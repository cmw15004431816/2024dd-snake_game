==> flow/design.v <==
`timescale 1ns / 1ps
module keycheck(
    input clk,
    input rst_n,
    input key,
    output reg key_v
);
    reg [2:0] key_cnt;
    always @(posedge clk or negedge rst_n) begin
        if (!rst_n)
            key_cnt <= 3'b000;
        else
            key_cnt <= {key_cnt[1:0], key};
    end
    always @(posedge clk or negedge rst_n) begin
        if (!rst_n)
            key_v <= 1'b0;
        else if (key_cnt == 3'b110)
            key_v <= 1'b1;
        else
            key_v <= 1'b0;
    end
endmodule
`timescale 1ns / 1ps
module snack_control(
    input clk,
    input rst_n,
    input key_r,
    input key_l,
    input key_u,
    input key_d,
    input [9:0] box_x,
    input [8:0] box_y,
    input [9:0] x_pos,
    input [8:0] y_pos,
    input [1:0] speed_mode,
    output reg drive,
    output  snack_r,
    output snake_head
    );
    wire key_r1;
    wire key_l1;
    wire key_u1;
    wire key_d1;
    reg [1:0] dir; 
    parameter right = 2'd0;
    parameter left = 2'd1;
    parameter up = 2'd2;
    parameter down = 2'd3;
    keycheck r_keycheck(
        .clk(clk),
        .rst_n(rst_n),
        .key(key_r),
        .key_v(key_r1)
    );
    keycheck l_keycheck(
        .clk(clk),
        .rst_n(rst_n),
        .key(key_l),
        .key_v(key_l1)
    );
    keycheck u_keycheck(
        .clk(clk),
        .rst_n(rst_n),
        .key(key_u),
        .key_v(key_u1)
    );
    keycheck d_keycheck(
        .clk(clk),
        .rst_n(rst_n),
        .key(key_d),
        .key_v(key_d1)
    );
    always @(posedge clk or negedge rst_n)
        if (!rst_n) dir <= right;
        else if (key_r1 && dir != left) dir <= right;
        else if (key_l1 && dir != right) dir <= left;
        else if (key_u1 && dir != down) dir <= up;
        else if (key_d1 && dir != up) dir <= down;
    reg [9:0] snack_x[19:0];
    reg [8:0] snack_y[19:0];
    reg [20:0] cnt_m; 
    reg [20:0]update_time;
    always @( posedge clk or negedge rst_n) begin
    if(!rst_n)
        update_time = 19'd420000;
      else begin
         case (speed_mode)
         2'b00: update_time <= 20'd620000;  
         2'b01: update_time <= 20'd420000;  
         2'b10: update_time <= 20'd320000;  
         endcase
        end
    end
     reg fin;
    always @(posedge clk or negedge rst_n)
        if (!rst_n) cnt_m <= 19'd0;
        else if (fin) cnt_m <= 19'd0;
        else if (cnt_m == update_time) cnt_m <= 19'd0;
        else cnt_m <= cnt_m + 19'd1;
    always @(posedge clk or negedge rst_n)
        if (!rst_n) begin
            snack_x[0] <= 10'd400;
            snack_y[0] <= 10'd300;
        end else if (cnt_m == update_time)
            case (dir)
                right: if (snack_x[0] >= 10'd799) snack_x[0] <= 10'd0;
                       else snack_x[0] <= snack_x[0] + 10'd5;
                left: if (snack_x[0] == 10'd0) snack_x[0] <= 10'd799;
                      else snack_x[0] <= snack_x[0] - 10'd5;
                up: if (snack_y[0] >= 10'd599) snack_y[0] <= 10'd0;
                    else snack_y[0] <= snack_y[0] + 10'd5;
                down: if (snack_y[0] == 10'd0) snack_y[0] <= 10'd599;
                      else snack_y[0] <= snack_y[0] - 10'd5;
            endcase
    always @(posedge clk or negedge rst_n)
        if (!rst_n) begin
            snack_x[1] <= 10'd0;
            snack_y[1] <= 10'd0;
            snack_x[2] <= 10'd0;
            snack_y[2] <= 10'd0;
            snack_x[3] <= 10'd0;
            snack_y[3] <= 10'd0;
            snack_x[4] <= 10'd0;
            snack_y[4] <= 10'd0;
            snack_x[5] <= 10'd0;
            snack_y[5] <= 10'd0;
            snack_x[6] <= 10'd0;
            snack_y[6] <= 10'd0;
            snack_x[7] <= 10'd0;
            snack_y[7] <= 10'd0;
            snack_x[8] <= 10'd0;
            snack_y[8] <= 10'd0;
            snack_x[9] <= 10'd0;
            snack_y[9] <= 10'd0;
            snack_x[10] <= 10'd0;
            snack_y[10] <= 10'd0;
            snack_x[11] <= 10'd0;
            snack_y[11] <= 10'd0;
            snack_x[12] <= 10'd0;
            snack_y[12] <= 10'd0;
            snack_x[13] <= 10'd0;
            snack_y[13] <= 10'd0;
            snack_x[14] <= 10'd0;
            snack_y[14] <= 10'd0;
            snack_x[15] <= 10'd0;
            snack_y[15] <= 10'd0;
            snack_x[16] <= 10'd0;
            snack_y[16] <= 10'd0;
            snack_x[17] <= 10'd0;
            snack_y[17] <= 10'd0;
            snack_x[18] <= 10'd0;
            snack_y[18] <= 10'd0;
            snack_x[19] <= 10'd0;
            snack_y[19] <= 10'd0;
        end else if (cnt_m == update_time) begin
            snack_x[1] <= snack_x[0];
            snack_y[1] <= snack_y[0];
            snack_x[2] <= snack_x[1];
            snack_y[2] <= snack_y[1];
            snack_x[3] <= snack_x[2];
            snack_y[3] <= snack_y[2];
            snack_x[4] <= snack_x[3];
            snack_y[4] <= snack_y[3];
            snack_x[5] <= snack_x[4];
            snack_y[5] <= snack_y[4];
            snack_x[6] <= snack_x[5];
            snack_y[6] <= snack_y[5];
            snack_x[7] <= snack_x[6];
            snack_y[7] <= snack_y[6];
            snack_x[8] <= snack_x[7];
            snack_y[8] <= snack_y[7];
            snack_x[9] <= snack_x[8];
            snack_y[9] <= snack_y[8];
            snack_x[10] <= snack_x[9];
            snack_y[10] <= snack_y[9];
            snack_x[11] <= snack_x[10];
            snack_y[11] <= snack_y[10];
            snack_x[12] <= snack_x[11];
            snack_y[12] <= snack_y[11];
            snack_x[13] <= snack_x[12];
            snack_y[13] <= snack_y[12];
            snack_x[14] <= snack_x[13];
            snack_y[14] <= snack_y[13];
            snack_x[15] <= snack_x[14];
            snack_y[15] <= snack_y[14];
            snack_x[16] <= snack_x[15];
            snack_y[16] <= snack_y[15];
            snack_x[17] <= snack_x[16];
            snack_y[17] <= snack_y[16];
            snack_x[18] <= snack_x[17];
            snack_y[18] <= snack_y[17];
            snack_x[19] <= snack_x[18];
            snack_y[19] <= snack_y[18];
        end
    reg [4:0] length;
    always @(posedge clk or negedge rst_n)
        if (!rst_n) begin
            length <= 5'd1;
            drive <= 1'd0;
        end else if (drive) drive <= 1'd0;
        else if (snack_x[0] >= box_x-10'd10&&snack_x[0]<=box_x+10'd10 && snack_y[0] >= box_y-10'd10&&snack_y[0]<=box_y+10'd10) begin
            drive <= 1'd1;
            if (length < 5'd20) length <= length + 5'd1;
            else length <= length;
        end
    always @(posedge clk or negedge rst_n)
        if (!rst_n) fin <= 1'b0;
        else if ((snack_x[0] == snack_x[1] && snack_y[0] == snack_y[1]) ||
                 (snack_x[0] == snack_x[2] && snack_y[0] == snack_y[2]) ||
                 (snack_x[0] == snack_x[3] && snack_y[0] == snack_y[3]) ||
                 (snack_x[0] == snack_x[4] && snack_y[0] == snack_y[4]) ||
                 (snack_x[0] == snack_x[5] && snack_y[0] == snack_y[5]) ||
                 (snack_x[0] == snack_x[6] && snack_y[0] == snack_y[6]) ||
                 (snack_x[0] == snack_x[7] && snack_y[0] == snack_y[7]) ||
                 (snack_x[0] == snack_x[8] && snack_y[0] == snack_y[8]) ||
                 (snack_x[0] == snack_x[9] && snack_y[0] == snack_y[9]) ||
                 (snack_x[0] == snack_x[10] && snack_y[0] == snack_y[10]) ||
                 (snack_x[0] == snack_x[11] && snack_y[0] == snack_y[11]) ||
                 (snack_x[0] == snack_x[12] && snack_y[0] == snack_y[12]) ||
                 (snack_x[0] == snack_x[13] && snack_y[0] == snack_y[13]) ||
                 (snack_x[0] == snack_x[14] && snack_y[0] == snack_y[14]) ||
                 (snack_x[0] == snack_x[15] && snack_y[0] == snack_y[15]) ||
                 (snack_x[0] == snack_x[16] && snack_y[0] == snack_y[16]) ||
                 (snack_x[0] == snack_x[17] && snack_y[0] == snack_y[17]) ||
                 (snack_x[0] == snack_x[18] && snack_y[0] == snack_y[18]) ||
                 (snack_x[0] == snack_x[19] && snack_y[0] == snack_y[19] )) fin <= 1'b1;
                      assign snack_r = (
                (x_pos >= snack_x[1]-10'd10 && x_pos <= snack_x[1]+10'd10)&&(y_pos >= snack_y[1]-10'd10 && y_pos <= snack_y[1]+10'd10)&&length > 5'd1)||
                ((x_pos >= snack_x[2]-10'd10 && x_pos <= snack_x[2]+10'd10)&&(y_pos >= snack_y[2]-10'd10 && y_pos <= snack_y[2]+10'd10)&&length > 5'd2)||
                ((x_pos >= snack_x[3]-10'd10 && x_pos <= snack_x[3]+10'd10)&&(y_pos >= snack_y[3]-10'd10 && y_pos <= snack_y[3]+10'd10)&&length > 5'd3)||
                ((x_pos >= snack_x[4]-10'd10 && x_pos <= snack_x[4]+10'd10)&&(y_pos >= snack_y[4]-10'd10 && y_pos <= snack_y[4]+10'd10)&&length > 5'd4)||
                ((x_pos >= snack_x[5]-10'd10 && x_pos <= snack_x[5]+10'd10)&&(y_pos >= snack_y[5]-10'd10 && y_pos <= snack_y[5]+10'd10)&&length > 5'd5)||
                ((x_pos >= snack_x[6]-10'd10 && x_pos <= snack_x[6]+10'd10)&&(y_pos >= snack_y[6]-10'd10 && y_pos <= snack_y[6]+10'd10)&&length > 5'd6)||
                ((x_pos >= snack_x[7]-10'd10 && x_pos <= snack_x[7]+10'd10)&&(y_pos >= snack_y[7]-10'd10 && y_pos <= snack_y[7]+10'd10)&&length > 5'd7)||
                ((x_pos >= snack_x[8]-10'd10 && x_pos <= snack_x[8]+10'd10)&&(y_pos >= snack_y[8]-10'd10 && y_pos <= snack_y[8]+10'd10)&&length > 5'd8)||
                ((x_pos >= snack_x[9]-10'd10 && x_pos <= snack_x[9]+10'd10)&&(y_pos >= snack_y[9]-10'd10 && y_pos <= snack_y[9]+10'd10)&&length > 5'd9)||
                ((x_pos >= snack_x[10]-10'd10 && x_pos <= snack_x[10]+10'd10)&&(y_pos >= snack_y[10]-10'd10 && y_pos <= snack_y[10]+10'd10)&&length > 5'd10)||
                ((x_pos >= snack_x[11]-10'd10 && x_pos <= snack_x[11]+10'd10)&&(y_pos >= snack_y[11]-10'd10 && y_pos <= snack_y[11]+10'd10)&&length > 5'd11)||
                ((x_pos >= snack_x[12]-10'd10 && x_pos <= snack_x[12]+10'd10)&&(y_pos >= snack_y[12]-10'd10 && y_pos <= snack_y[12]+10'd10)&&length > 5'd12)||
                ((x_pos >= snack_x[13]-10'd10 && x_pos <= snack_x[13]+10'd10)&&(y_pos >= snack_y[13]-10'd10 && y_pos <= snack_y[13]+10'd10)&&length > 5'd13)||
                ((x_pos >= snack_x[14]-10'd10 && x_pos <= snack_x[14]+10'd10)&&(y_pos >= snack_y[14]-10'd10 && y_pos <= snack_y[14]+10'd10)&&length > 5'd14)||
                ((x_pos >= snack_x[15]-10'd10 && x_pos <= snack_x[15]+10'd10)&&(y_pos >= snack_y[15]-10'd10 && y_pos <= snack_y[15]+10'd10)&&length > 5'd15)||
                ((x_pos >= snack_x[16]-10'd10 && x_pos <= snack_x[16]+10'd10)&&(y_pos >= snack_y[16]-10'd10 && y_pos <= snack_y[16]+10'd10)&&length > 5'd16)||
                ((x_pos >= snack_x[17]-10'd10 && x_pos <= snack_x[17]+10'd10)&&(y_pos >= snack_y[17]-10'd10 && y_pos <= snack_y[17]+10'd10)&&length > 5'd17)||
                ((x_pos >= snack_x[18]-10'd10 && x_pos <= snack_x[18]+10'd10)&&(y_pos >= snack_y[18]-10'd10 && y_pos <= snack_y[18]+10'd10)&&length > 5'd18)||
                ((x_pos >= snack_x[19]-10'd10 && x_pos <= snack_x[19]+10'd10)&&(y_pos >= snack_y[19]-10'd10 && y_pos <= snack_y[19]+10'd10)&&length > 5'd19);
                  assign snake_head=((x_pos >= snack_x[0]-10'd10 && x_pos <= snack_x[0]+10'd10)&&(y_pos >= snack_y[0]-10'd10 && y_pos <= snack_y[0]+10'd10));
endmodule
# Step by step through the tools: snack_control
# What the tools print for snack_control, step after step.
# Line numbers count from 1 in the design file above.
# Library cell names are shortened.
# Not given: n/a
# inputs
top	snack_control
clock	clk
lib	sky130hd
lib_corner	tt_025C_1v80

# After elaboration
# Yosys after proc, flatten, opt, wreduce and memory -nomap, before mapping. Print and check cells are not counted. Equal cells are merged and count once.
# bits
inputBits	46
regBits	447
output_inout_bits	3
# classes
reduce_and_logical	153
compare	106
n_addsub	90
mux	19
eq_ne	51
logic	1
# op_table
operator	n
greater-or-equal comparator 10 bit	21
<= comparator 10 bit	21
adder 10 x 4 -> 10 bit with constant B	21
subtractor 10 x 4 -> 10 bit with constant B	21
greater-or-equal comparator 9 x 10 -> 1 bit	21
<= comparator 9 x 10 -> 1 bit	21
adder 9 x 4 -> 10 bit with constant B	21
subtractor 9 x 4 -> 10 bit with constant B	21
equality test 10 bit	19
equality test 9 bit	19
logical AND 1 bit	105
case mux 21 bit (select 3 bit)	1
2-to-1 mux 21 bit	2
> comparator 5 x 4 -> 1 bit with constant B	8
logical OR 1 bit	36
adder 21 x 1 -> 21 bit with constant B	1
equality test 21 bit	1
> comparator 5 x 3 -> 1 bit with constant B	4
> comparator 5 bit with constant B	4
case mux 10 bit (select 2 bit)	1
2-to-1 mux 10 bit	2
case mux 9 bit (select 2 bit)	1
2-to-1 mux 9 bit	2
equality test 3 bit with constant B	4
greater-or-equal comparator 10 bit with constant B	1
adder 10 x 3 -> 10 bit with constant B	1
subtractor 10 x 3 -> 10 bit with constant B	1
logical NOT 10 bit	1
# Other operator kinds: 21; their cells: 38.

# Logic depth
# Depth = most cells in a row (Yosys ltp): at word level without a register or memory, in the mapped netlist without a sequential cell, where the memories' decode and read muxes count.
# depth
depth_word	23
ABC_AREA	0
ltp_mapped	15
mapped_depth_nobuf	15

# Mapped cells and area
# Source: synth_stat.txt of the flow (Yosys; design flattened, memories mapped). It holds for the ABC_AREA given above (unset counts as 0); a run with the other value may have another netlist.
# types
cell_type	n
dfrtp_1	420
ha_1	817
nand2_1	1125
xor2_1	470
xnor2_1	464
o21ai_0	392
a21oi_1	267
nor2_1	268
clkbuf_1	244
nand4_1	132
inv_1	215
a21o_1	81
nor4_1	97
nand3_1	94
nor3_1	93
buf_2	89
o2111ai_1	49
nor2b_1	65
# Other cell types: 56; their cells: 588.
# synth_totals
flip_flops	431
seq_area_um2	10799.1
area_um2	47809.6
cells	5970
# By module: a second synthesis without flattening, with its own total; a netlist apart from the flattened one above.
# hier_totals
cells_unflattened	6000
hier_area_um2	47947.2
# Rows give one instance, submodules left out.
# by_module
mod	instances	mod_area_um2	n_cells
snack_control	1	47511.8	5980
keycheck	4	108.9	5

# Worst setup path after synthesis
# OpenSTA on the mapped netlist: ideal clock, no wires. The path of least setup slack (recovery checks aside). Input and output delay are each 20% of the period. Register names are those of the netlist, which keeps one name where synthesis merged equal registers.
# synth_path
kind	input-to-output
start	in y_pos[0]
end	out snack_r
clock_period_ns	5.97
t_first_pin_ns	1.194
delay_ns	2.301
path_stages	10
arrival_ns	3.495
setup_slack_ns	1.281
t_required_ns	4.776
output_delay_ns	1.194
synth_period_reached_ns	4.689
# "delay_ns" = arrival - input delay + setup time.
# A path that ends at an output port has no setup time.
# "path_stages" counts driving pins, that of a launching flip-flop among them; a cell with two outputs on the path counts twice.
# "synth_period_reached_ns" = period - worst setup slack (recovery checks aside). The figure is calculated, with input and output delays left at 20% of the set period.
# The rows between start and end are the longest chain of elaborated cells between them; the timing report does not say that the signal goes this way. Where chains are equally long, one stands for them.
# A line is the first line of the expression or statement that the cell stems from. Yosys adds cells for indexed reads and writes and turns some case tables into memories.
# synth_via
cell_sequence	inv_1 ha_1 nand2b_1 a2111o_1 a311oi_1 nor4_1 nand4_1 o311ai_0 a2111oi_0 nand4_1
elab_chain_cells	22
cells_between	113
cone_lines	20
classes_between	compare (38); reduce/logical (75)
# synth_lines
element	line	text
start: declaration	35	input [8:0] y_pos,
greater-or-equal comparator 9 x 10 -> 1 bit	229	(x_pos >= snack_x[1]-10'd10 && x_pos <= snack_x[1]+10'd10)&&(y_pos >= snack_y[1]-10'd10 && y_pos <= snack_y[1] ...
logical AND 1 bit x3	229
logical OR 1 bit x18	228	assign snack_r = (
end: declaration	38	output  snack_r,

# Worst path after layout
# From the final timing report of run 2: the path of least setup slack in the routed layout; clock arrival at registers is part of the times.
# layout_path
kind	reg-to-output
start	reg snack_x[13][2]
end	out snack_r
clock_period_ns	5.92
setup_slack_ns	0.10
arrival_ns	4.63
output_delay_ns	1.18
path_stages	15
t_first_pin_ns	0.68
t_required_ns	4.74
# The rows between start and end are the longest chain of elaborated cells between them; the timing report does not say that the signal goes this way. Where chains are equally long, one stands for them.
# layout_via
cell_sequence	dfrtp_1 inv_1 ha_1 o21ai_0 nor3_1 xnor2_1 ha_1 nor4_1 nand2_1 a31oi_1 a21oi_1 and4_1 a211oi_4 nand4_1 buf_4
elab_chain_cells	12
cells_between	14
cone_lines	2
classes_between	add/sub (2); compare (2); reduce/logical (10)
# layout_lines
element	line	text
start: declaration	80	reg [9:0] snack_x[19:0];
start: assignment	142	snack_x[13] <= 10'd0;
start: assignment	181	snack_x[13] <= snack_x[12];
subtractor 10 x 4 -> 10 bit	241	((x_pos >= snack_x[13]-10'd10 && x_pos <= snack_x[13]+10'd10)&&(y_pos >= snack_y[13]-10'd10 && y_pos <= snack_ ...
greater-or-equal comparator 10 bit	241
logical AND 1 bit x3	241
logical OR 1 bit x7	228	assign snack_r = (
end: declaration	38	output  snack_r,

# Module snack_control, platform sky130hd: 2 stored runs of the flow (Yosys, OpenROAD) with differing settings, in no particular order. Input and output delays are each 20% of the period that was set; the output load is 0.01 pF.
# "achieved_period_ns" is the run's clock period less its worst setup slack. It is reckoned from that one timing run; input and output delays stay at 20% of the period that was set.
# "final_power_mw" is the tool's figure for a default switching activity; nothing was simulated.
# Settings: . = not set for that run.
# Results: . = not shown.
name,run 1,run 2
period_ns,3.75,5.92
CORE_UTILIZATION,72,38
SETUP_SLACK_MARGIN,-0.21,.
PLACE_DENSITY_LB_ADDON,0.09,.
CORE_ASPECT_RATIO,1.42,0.67
CELL_PAD_IN_SITES_GLOBAL_PLACEMENT,1,2
CAP_MARGIN,30,20
MAX_ROUTING_LAYER,met5,met5
CORE_MARGIN,2,2
SLEW_MARGIN,20,0
PLACE_DENSITY,.,0.44
CELL_PAD_IN_SITES_DETAIL_PLACEMENT,.,2
ABC_AREA,.,0
GPL_ROUTABILITY_DRIVEN,.,1
post_synth_area_um2,.,47809.6
design.die.area_um2,.,128724.0
util_pct,.,42.1
timing.setup.ws_ns,.,0.103
setupTns_ns,.,0.000
timing.hold.ws_ns,.,0.374
final_power_mw,.,7.783
achieved_period_ns,.,5.817
# Run 1: no results, placement failed with FLW-0024
