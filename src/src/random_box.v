==> flow/design.v <==
`timescale 1ns / 1ps
module box_create(
    input clk,
    input rst_n,
    input [8:0] rand_num,
    input rand_drive,
    output reg [9:0] rand_x,
    output reg [9:0] rand_y
    );
    reg flag;
    always @(posedge clk or negedge rst_n)
        if (!rst_n) begin
            rand_x <= 9'd300;
            rand_y <= 9'd300;
            flag <= 1'b0;
        end else if (rand_drive) begin
            flag <= 1'b1;
            rand_x <= rand_num;
        end else if (flag == 1'b1) begin
            rand_y <= rand_num;
            flag <= 1'b0;
        end
endmodule
`timescale 1ns / 1ps
module random(
    input clk,
    input rst_n,
    output reg [8:0] rand_num
    );
    always @(posedge clk or negedge rst_n)
        if (!rst_n) rand_num <= 9'd132;
        else begin
            rand_num[0] <= rand_num[8];
            rand_num[1] <= rand_num[0];
            rand_num[2] <= rand_num[1];
            rand_num[3] <= rand_num[2];
            rand_num[4] <= rand_num[3] ^ rand_num[8];
            rand_num[5] <= rand_num[4] ^ rand_num[8];
            rand_num[6] <= rand_num[5] ^ rand_num[8];
            rand_num[7] <= rand_num[6];
            rand_num[8] <= rand_num[7];
            if (rand_num > 9'd240)
                rand_num <= rand_num % 9'd240;
        end
endmodule
`timescale 1ns / 1ps
module random_box(
    input clk,
    input rst_n,
    input drive,
    output wire [9:0] box_x,
    output wire [9:0] box_y
    );
    wire [8:0] rand_num;
    random U1_random(
        .clk(clk),
        .rst_n(rst_n),
        .rand_num(rand_num)
    );
    wire [9:0] rand_x;
    wire [9:0] rand_y;
    box_create U1_box_create(
        .clk(clk),
        .rst_n(rst_n),
        .rand_num(rand_num),
        .rand_drive(drive),
        .rand_x(rand_x),
        .rand_y(rand_y)
    );
    assign box_x = rand_x;
    assign box_y = rand_y;
endmodule
## Reports on random_box

What the tools print for random_box, step after step.
Line numbers count from 1 in the design file above.
Operators: Yosys type, input widths -> output width; for muxes data width and select width s.
Not given: --

| inputs | value |
|---|---|
| top module | random_box |
| clock port | clk |
| library | sky130hd |
| corner | tt_025C_1v80 |

## Elaborated design

Source: Yosys, flattened and elaborated, memories not mapped. Widths are those after wreduce. Registers that Yosys merges into a memory's read port (data or address) are not register bits. Print and check cells do not count. Equal cells are merged and count once.

| storage and ports | value |
|---|---|
| register bits after elaboration | 28 |
| input port bits | 3 |
| output and inout bits | 20 |
| cells after elaboration | 21 |

| operators by class | value |
|---|---|
| div/mod/pow operators | 1 |
| magnitude comparators | 1 |
| multiplexer cells | 10 |
| bitwise operators | 4 |
| reductions and logical operators | 1 |

Operators by type and width:

| operator | number |
|---|---|
| $mod 9x8->9 const B | 1 |
| $mux 1 | 10 |
| $gt 9x8->1 const B | 1 |
| $xor 1x1->1 | 3 |
| $reduce_and 2->1 | 1 |
| $not 1->1 | 1 |

## Longest topological paths

Depth = most cells in a row (Yosys ltp): at word level without a register or memory, in the mapped netlist without a sequential cell, where the memories' decode and read muxes count.

| depth | value |
|---|---|
| depth after elaboration | 2 |
| ABC_AREA | 0 |
| gate-level depth with buffers | 5 |
| gate-level depth less buffers | 3 |

## Netlist

Source: synth_stat.txt of the flow (Yosys; design flattened, memories mapped). It holds for the ABC_AREA given above (unset counts as 0); a run with the other value may have another netlist.
Totals and module areas in this step are rounded.

Cells by type:

| cell | number | total area (um2) |
|---|---|---|
| sky130_fd_sc_hd__dfrtp_1 | 18 | 450.432 |
| sky130_fd_sc_hd__dfstp_2 | 10 | 262.752 |
| sky130_fd_sc_hd__mux2_2 | 21 | 236.477 |
| sky130_fd_sc_hd__o21ai_0 | 4 | 20.019 |
| sky130_fd_sc_hd__a41oi_2 | 1 | 16.266 |
| sky130_fd_sc_hd__buf_2 | 3 | 15.014 |
| sky130_fd_sc_hd__buf_4 | 2 | 15.014 |
| sky130_fd_sc_hd__clkbuf_1 | 4 | 15.014 |
| sky130_fd_sc_hd__nand3b_1 | 2 | 15.014 |
| sky130_fd_sc_hd__a211oi_2 | 1 | 12.512 |
| sky130_fd_sc_hd__nand2b_1 | 2 | 12.512 |
| sky130_fd_sc_hd__nor2b_1 | 2 | 12.512 |
| sky130_fd_sc_hd__nand2_1 | 3 | 11.261 |
| sky130_fd_sc_hd__or4_4 | 1 | 11.261 |
| sky130_fd_sc_hd__a21oi_1 | 2 | 10.01 |
| sky130_fd_sc_hd__a22o_1 | 1 | 8.758 |
| sky130_fd_sc_hd__a41oi_1 | 1 | 8.758 |
| sky130_fd_sc_hd__xor2_1 | 1 | 8.758 |

Not listed: further types 8, cells in them 10.

| mapped netlist | value |
|---|---|
| mapped cells | 89 |
| chip area (Yosys) | 1200 um2 |
| area of sequential cells | 710 um2 |
| flip-flop cells | 28 |
| buffers | 9 |

By module: a second synthesis without flattening, with its own total; a netlist apart from the flattened one above.

| second synthesis, totals | value |
|---|---|
| cell total of the unflattened synthesis | 85 |
| area total of the unflattened synthesis | 1200 um2 |

Rows give one instance, submodules left out.

Modules:

| module | times used | cells | area (um2) | seq. area (um2) |
|---|---|---|---|---|
| box_create | 1 | 43 | 780 | 490 |
| random | 1 | 42 | 450 | 230 |
| random_box | 1 | 0 | 0.0 | 0.0 |

## Path before layout

OpenSTA on the mapped netlist: ideal clock, no wires. The path of least setup slack (recovery checks aside). Input and output delay are each 20% of the period. Register names are those of the netlist, which keeps one name where synthesis merged equal registers.

| timing path post-synthesis | value |
|---|---|
| path type | reg2reg |
| start | reg U1_random.rand_num[7] |
| end | reg U1_random.rand_num[1] |
| clock period | 1340 ps |
| library setup time | 125 ps |
| time at the first pin | 0 ps |
| arrival time | 1197 ps |
| required time | 1215 ps |
| path slack | 18 ps |
| path delay | 1322 ps |
| stages | 4 |
| buffers on the path | 1 |
| period reached after synthesis | 1322 ps |

"path delay" = arrival - input delay + setup time.
"stages" counts driving pins, that of a launching flip-flop among them; a cell with two outputs on the path counts twice.
"period reached after synthesis" is the clock period less the worst setup slack; recovery checks do not enter. This is arithmetic on one report: input and output delays are still those of the set period (20% each).
The rows between start and end are the longest chain of elaborated cells between them; the timing report does not say that the signal goes this way. Where chains are equally long, one stands for them.
A line is the first line of the expression or statement that the cell stems from. Yosys adds cells for indexed reads and writes and turns some case tables into memories.
A register here has more assigning lines than the two given.

| on the way, post-synthesis | value |
|---|---|
| cell sequence | sky130_fd_sc_hd__dfstp_2 -> sky130_fd_sc_hd__clkbuf_1 -> sky130_fd_sc_hd__a41oi_2 -> sky130_fd_sc_hd__mux2_2 |
| length of the longest elaborated chain | 2 |
| elaborated cells between the ends (all ways) | 3 |
| source lines of those cells | 2 |
| those cells by class | div: 1; compare: 1; mux: 1 |

Ends and longest elaborated chain, post-synthesis:

| what | line | text |
|---|---|---|
| from (decl) | 28 | `output reg [8:0] rand_num` |
| from (assign) | 40 | `rand_num[7] <= rand_num[6];` |
| from (assign) | 43 | `rand_num <= rand_num % 9'd240;` |
| $mod 9x8->9 | 43 |  |
| $mux 1 | 42 | `if (rand_num > 9'd240)` |
| to (assign) | 34 | `rand_num[1] <= rand_num[0];` |
| to (assign) | 43 |  |
| to (decl) | 28 |  |

## Path in the finished layout

From the final timing report of run 1: the path of least setup slack in the routed layout; clock arrival at registers is part of the times.
The path's times are printed in steps of 10 ps; the period is the one set.

| timing path after layout | value |
|---|---|
| path type | reg2reg |
| start | reg U1_random.rand_num[2] |
| end | reg U1_random.rand_num[6] |
| clock period | 802 ps |
| library setup time | 50 ps |
| time at the first pin | 340 ps |
| arrival time | 1650 ps |
| required time | 1090 ps |
| path slack | -570 ps |
| stages | 4 |
| buffers on the path | 0 |

The rows between start and end are the longest chain of elaborated cells between them; the timing report does not say that the signal goes this way. Where chains are equally long, one stands for them.
A register here has more assigning lines than the two given.

| on the way, after layout | value |
|---|---|
| cell sequence | sky130_fd_sc_hd__dfstp_2 -> sky130_fd_sc_hd__or4_4 -> sky130_fd_sc_hd__a211oi_2 -> sky130_fd_sc_hd__nand3b_1 |
| length of the longest elaborated chain | 2 |
| elaborated cells between the ends (all ways) | 3 |
| source lines of those cells | 2 |
| those cells by class | div: 1; compare: 1; mux: 1 |

Ends and longest elaborated chain, after layout:

| what | line | text |
|---|---|---|
| from (decl) | 28 | `output reg [8:0] rand_num` |
| from (assign) | 35 | `rand_num[2] <= rand_num[1];` |
| from (assign) | 43 | `rand_num <= rand_num % 9'd240;` |
| $mod 9x8->9 | 43 |  |
| $mux 1 | 42 | `if (rand_num > 9'd240)` |
| to (assign) | 39 | `rand_num[6] <= rand_num[5] ^ rand_num[8];` |
| to (assign) | 43 |  |
| to (decl) | 28 |  |

Settings and measured results of 2 stored flow runs for module random_box (sky130hd), not sorted in any way. The constraints put input and output delay at 20% of the set period each and load the outputs with 0.01 pF.
"period achieved" means the clock period less the worst setup slack. The figure is calculated, with input and output delays left at 20% of the set period.
"power consumption" rests on the timing tool's default activity at the inputs, not on a simulated workload.
Values from the reports are rounded here.

#### Run 1

| setting | value |
|---|---|
| period_ns | `0.802` |
| CORE_UTILIZATION | `54` |
| PLACE_DENSITY_LB_ADDON | `0.14` |
| CORE_ASPECT_RATIO | `1.0` |
| CELL_PAD_IN_SITES_GLOBAL_PLACEMENT | `2` |
| ABC_AREA | `0` |
| CAP_MARGIN | `30` |
| SLEW_MARGIN | `30` |
| MAX_ROUTING_LAYER | `met5` |
| CORE_MARGIN | `2` |

| result | value |
|---|---|
| period achieved | 1369 ps |
| power consumption | 2300 uW |
| worst setup slack after layout | -570 ps |
| post-synthesis cell area | 1200 um2 |
| std-cell area (final layout) | 1900 um2 |
| sum of negative setup slack | -13000 ps |
| overall die area | 2600 um2 |

#### Run 2

| setting | value |
|---|---|
| period_ns | `1.93` |
| CORE_UTILIZATION | `36` |
| SETUP_SLACK_MARGIN | `0.51` |
| PLACE_DENSITY_LB_ADDON | `0.13` |
| CORE_MARGIN | `7` |
| TNS_END_PERCENT | `85` |
| GPL_ROUTABILITY_DRIVEN | `1` |
| CTS_CLUSTER_SIZE | `10` |
| CTS_CLUSTER_DIAMETER | `256` |
| SLEW_MARGIN | `40` |
| MIN_ROUTING_LAYER | `met1` |
| MAX_ROUTING_LAYER | `met4` |
| CAP_MARGIN | `20` |

| result | value |
|---|---|
| period achieved | 1390 ps |
| power consumption | 1000 uW |
| worst setup slack after layout | 540 ps |
| post-synthesis cell area | 1200 um2 |
| std-cell area (final layout) | 1500 um2 |
| sum of negative setup slack | 0 ps |
| overall die area | 5100 um2 |
